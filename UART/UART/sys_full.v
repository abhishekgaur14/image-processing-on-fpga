==> flow/design.v <==
`timescale 1ns / 1ns
module sys_full( cbit_out,sin_en,clk,in_data, sys_enable);
input  [7:0]in_data;
input sin_en,clk;
output reg sys_enable;
reg [15:0] cbit_data=0;  
reg [15:0]cbit_data_1=0;
reg [15:0]cbit_data_2=0; 
reg [15:0]cbit_data_3=0; 
reg [15:0]cbit_data_4=0; 
reg [15:0]cbit_data_5=0; 
reg [15:0]cbit_data_6=0; 
reg [15:0]cbit_data_7=0; 
reg [15:0]cbit_data_8=0;   
reg [15:0]bit_calc=0; 
reg [3:0] count=0; 
output reg [7:0]cbit_out=0;
localparam w1 = 8'd1, w2 = 8'd2, w3 = 8'd1, w4 = 8'd2, w5 = 8'd4, w6 = 8'd2, w7 = 8'd1, w8 = 8'd2, w9 = 8'd1;
reg [3:0] sys=0;
always@(posedge clk)
begin
	if(sin_en)
		begin
		case(sys)
		4'd0:
			begin
			count = 0;
			sys_enable = 0;
			cbit_data_1 = (w1*in_data);
			sys=4'd1;
			end
		4'd1:
			begin
			cbit_data_2 = ( w2*in_data);
			count = count+1;
			sys=4'd2;
			end
		4'd2:
			begin
			cbit_data_3 = ( w3*in_data);
			count = count+1;
			sys=4'd3;
			end		
		4'd3:
			begin
			cbit_data_4 = ( w4*in_data);
			count = count+1;
			sys=4'd4;
			end
		4'd4:
			begin
			cbit_data_5 = (w5*in_data);
			count = count+1;
			sys=4'd5;
			end
		4'd5:
			begin
			cbit_data_6 = ( w6*in_data);
			count = count+1;
			sys=4'd6;
			end
		4'd6:
			begin
			cbit_data_7 = ( w7*in_data);
			count = count+1;
			sys=4'd7;
			end
		4'd7:
			begin
			cbit_data_8 = ( w8*in_data);
			count = count+1;
			sys=4'd8;
			end
		4'd8:
			begin
			cbit_data = (w9*in_data)+cbit_data_8 + cbit_data_7 + cbit_data_6 +cbit_data_5 +cbit_data_4 +cbit_data_3 + cbit_data_2 + cbit_data_1;
			cbit_out= (((w9*in_data)+cbit_data_8 + cbit_data_7 + cbit_data_6 +cbit_data_5 +cbit_data_4 +cbit_data_3 + cbit_data_2 + cbit_data_1)>>4);
			cbit_data_1 = cbit_data;
			sys_enable = 1;
			count = count+1;
			sys=4'd0;
			end
		default:
			begin
			cbit_data_1=0;
			cbit_out =8'd127;
			count=0;
			sys=4'd0;
			end
		endcase
 end
end
endmodule 
* From RTL to reports: sys_full *
The steps from the RTL of sys_full to its reports follow in flow order.
Lines are those of the file above, counted from 1.
Operators carry their Yosys type and port widths (W data, S select, Z words).
Cell names lack the library's common part.
The mark -- stands for no value.

design
  top module = sys_full
  clock input = clk
  library = sky130hd
  corner = tt_025C_1v80

* Word level *
Counts by Yosys on the flattened word-level netlist (proc, flatten, opt, wreduce; memories kept). Register bits leave out memories and registers merged into their read ports (data or address). Print and check cells are left out. Cells with the same type and inputs are merged into one.

bit counts
  flip-flop bits (word level) = 85
  output and inout port bits = 9
  cells after elaboration = 47

operators by class
  $add $sub $neg = 8
  eq/ne operators = 8
  muxes and demuxes = 4
  bitwise gates (word level) = 2
  reduce/logical cells = 14

operator list
  kind                  count
  $pmux W16 S3          1
  $pmux W4 S8           1
  $reduce_and A2 Y1     10
  $add A15 B9 Y16       1
  $add A16 B16 Y16      1
  $eq A4 B3 Y1 const B  4
  $pmux W8 S2           1
  $add A14 B8 Y15       1
  $add A13 B9 Y14       1
  $add A12 B10 Y13      1
  $add A11 B9 Y12       1
  $add A10 B8 Y11       1
  $add A8 B9 Y10        1
  $eq A4 B2 Y1 const B  2
  $reduce_or A8 Y1      1
  $reduce_or A7 Y1      1
  $eq A4 B1 Y1 const B  1
  $eq A4 B4 Y1 const B  1
  $logic_not A4 Y1      1
  $not A1 Y1            2
  $reduce_bool A2 Y1    1
  $pmux W1 S2           1

* Longest topological paths *
Longest topological path by Yosys (ltp), each cell counted once; first at word level (registers and memories cut), then after technology mapping (sequential cells cut; the memories' decode and read muxes count).

logic depth
  depth after elaboration = 9
  ABC_AREA = 0
  mapped depth = 14
  mapped depth without buffers = 14

* After synthesis *
The flow's flattened synthesis, as Yosys stat reports it; memories are mapped. The netlist is that of the ABC_AREA named above (0 if unset); the other value can give another one.
Totals and module areas in this step are rounded.

mapped netlist
  standard cells after synthesis = 352
  synthesis area = 4,720 µm²
  mapped flip-flops = 81
  buffer cells = 6

cells by type
  type      count  total area (µm²)
  edfxtp_1  81     2.43E+03
  fa_1      54     1.08E+03
  inv_1     93     349.085
  ha_1      17     212.704
  nor2_1    18     67.565
  mux2i_1   6      60.058
  a211oi_1  7      52.55
  nand2_1   10     37.536
  nor3_1    7      35.034
  xnor2_1   4      35.034
  a21oi_1   6      30.029
  nor3b_1   4      30.029
  o21ai_0   6      30.029
  nand2b_1  4      25.024
  or3_1     4      25.024
  mux2_2    2      22.522
  and3_1    3      18.768
  xor2_1    2      17.517

Other cell types: 18; their cells: 24.

* Worst setup path after synthesis *
Source: OpenSTA report_checks on the synthesized netlist (no wires, ideal clock, input and output delay 20% of the period each), path of least setup slack; recovery checks are left aside. Register names are those of the netlist, which keeps one name where synthesis merged equal registers.

timing after synthesis
  path kind = input -> register
  from = input port in_data[3]
  to = register cbit_out[5]
  clock period = 5,180 ps
  external input delay = 1,036 ps
  library setup time = 260 ps
  launch time at the first pin = 1,036 ps
  arrival time = 4,631 ps
  path slack = 289 ps
  path delay = 3,855 ps
  stages on the path = 14
  buffers on the path = 0
  synthesis period reached = 4,891 ps

"path delay" = arrival - input delay + setup time.
"stages on the path": output pins that drive a net of the path, with the launching flip-flop's if there is one; two outputs of one cell count as two.
"synthesis period reached" is the clock period less the worst setup slack; recovery checks do not enter. This is arithmetic on one report: input and output delays are still those of the set period (20% each).
Between the ends stands the longest chain of elaborated cells between them, by number of cells; it is not shown to be the way that was timed. Of several equally long chains one is given.
Each line given opens the expression or statement behind the cell; cells for indexed reads and writes are added by Yosys, which also makes memories of some case tables.

between the ends, after synthesis
  cell sequence = inv_1 fa_1 inv_1 fa_1 fa_1 inv_1 fa_1 inv_1 ha_1 fa_1 nand3_1 and2_1 o21a_1 mux2_2
  length of the longest elaborated chain = 9
  elaborated cells on any way between the ends = 9
  those cells by class = add/sub (8); mux (1)

ends and longest elaborated chain, after synthesis
  element             line  source
  start: declaration  3     input  [7:0]in_data;
  $add A8 B9 Y10      77    cbit_out= (((w9*in_data)+cbit_data_8 + cbit_data_7 + cbit_data_6 +cbit_data_5 +cbit_data_4 +cbit_data_3 + cbit ...
  $add A10 B8 Y11     77
  $add A11 B9 Y12     77
  $add A12 B10 Y13    77
  $add A13 B9 Y14     77
  $add A14 B8 Y15     77
  $add A15 B9 Y16     77
  $add A16 B16 Y16    77
  $pmux W8 S2         24    case(sys)
  end: assignment     77
  end: assignment     86    cbit_out =8'd127;
  end: declaration    17    output reg [7:0]cbit_out=0;

* Worst path after layout *
Path of least setup slack in the final report of run 1 (OpenROAD, finished layout, wires in). Where an end is a register, its clock arrival counts in the times.
The report prints the path's times to 10 ps; the period is as set.

timing post-layout
  path kind = input -> register
  from = input port in_data[3]
  to = register cbit_out[7]
  clock period = 5,120 ps
  external input delay = 1,020 ps
  library setup time = 140 ps
  launch time at the first pin = 1,020 ps
  arrival time = 5,150 ps
  path slack = 160 ps
  stages on the path = 16
  buffers on the path = 2

Between the ends stands the longest chain of elaborated cells between them, by number of cells; it is not shown to be the way that was timed. Of several equally long chains one is given.

between the ends, post-layout
  cell sequence = clkdlybuf4s50_1 inv_1 fa_1 inv_1 fa_1 fa_1 inv_1 fa_1 inv_1 ha_2 fa_2 nand3_2 buf_4 a211oi_1 or3_4 a21oi_2
  length of the longest elaborated chain = 9
  elaborated cells on any way between the ends = 9
  those cells by class = add/sub (8); mux (1)

ends and longest elaborated chain, post-layout
  element             line  source
  start: declaration  3     input  [7:0]in_data;
  $add A8 B9 Y10      77    cbit_out= (((w9*in_data)+cbit_data_8 + cbit_data_7 + cbit_data_6 +cbit_data_5 +cbit_data_4 +cbit_data_3 + cbit ...
  $add A10 B8 Y11     77
  $add A11 B9 Y12     77
  $add A12 B10 Y13    77
  $add A13 B9 Y14     77
  $add A14 B8 Y15     77
  $add A15 B9 Y16     77
  $add A16 B16 Y16    77
  $pmux W8 S2         24    case(sys)
  end: assignment     77
  end: assignment     86    cbit_out =8'd127;
  end: declaration    17    output reg [7:0]cbit_out=0;

Subject: sys_full on sky130hd, stored results

Hello all,

Measured results for sys_full: 2 stored runs of the Yosys and OpenROAD flow on sky130hd. The settings differ; the order carries no meaning. The constraints put input and output delay at 20% of the set period each and load the outputs with 0.01 pF.
"period achieved": clock period set for the run, less the worst setup slack. It is reckoned from that one timing run; input and output delays stay at 20% of the period that was set.
"time used up by the worst setup path" = time allowed to the worst setup path (clock period - input delay - output delay, where it has them) - its slack; a late launch clock adds to it, a late capture clock takes from it.
"total design power" rests on the timing tool's default activity at the inputs, not on a simulated workload.
"time used up by the worst setup path" is given in steps of 10 ps.
The results are shown rounded.
Settings: . = not set for that run.

setting or result                          run 1              run 2
period_ns                                  5.12               3.74
CORE_UTILIZATION                           28                 28
CAP_MARGIN                                 20                 20
CORE_MARGIN                                2                  7
SLEW_MARGIN                                20                 20
PLACE_DENSITY_LB_ADDON                     .                  0.28
CELL_PAD_IN_SITES_DETAIL_PLACEMENT         .                  2
TNS_END_PERCENT                            .                  25
ABC_AREA                                   .                  0
MIN_ROUTING_LAYER                          .                  met2
MAX_ROUTING_LAYER                          .                  met4
worst slack on setup checks (ps)           158                -476
period achieved (ps)                       4,962              4,216
area of the synthesized netlist (µm²)      4,720              4,720
die footprint (µm²)                        17,900             20,700
worst hold slack (ps)                      714                745
final design utilization                   0.349              0.362
setup total negative slack (ps)            0                  -4,700
total design power (uW)                    2,450              3,880
standard-cell area after layout (µm²)      5,770              5,980
time used up by the worst setup path (ps)  3,940              3,470
worst setup path type                      input -> register  input -> register

Thanks
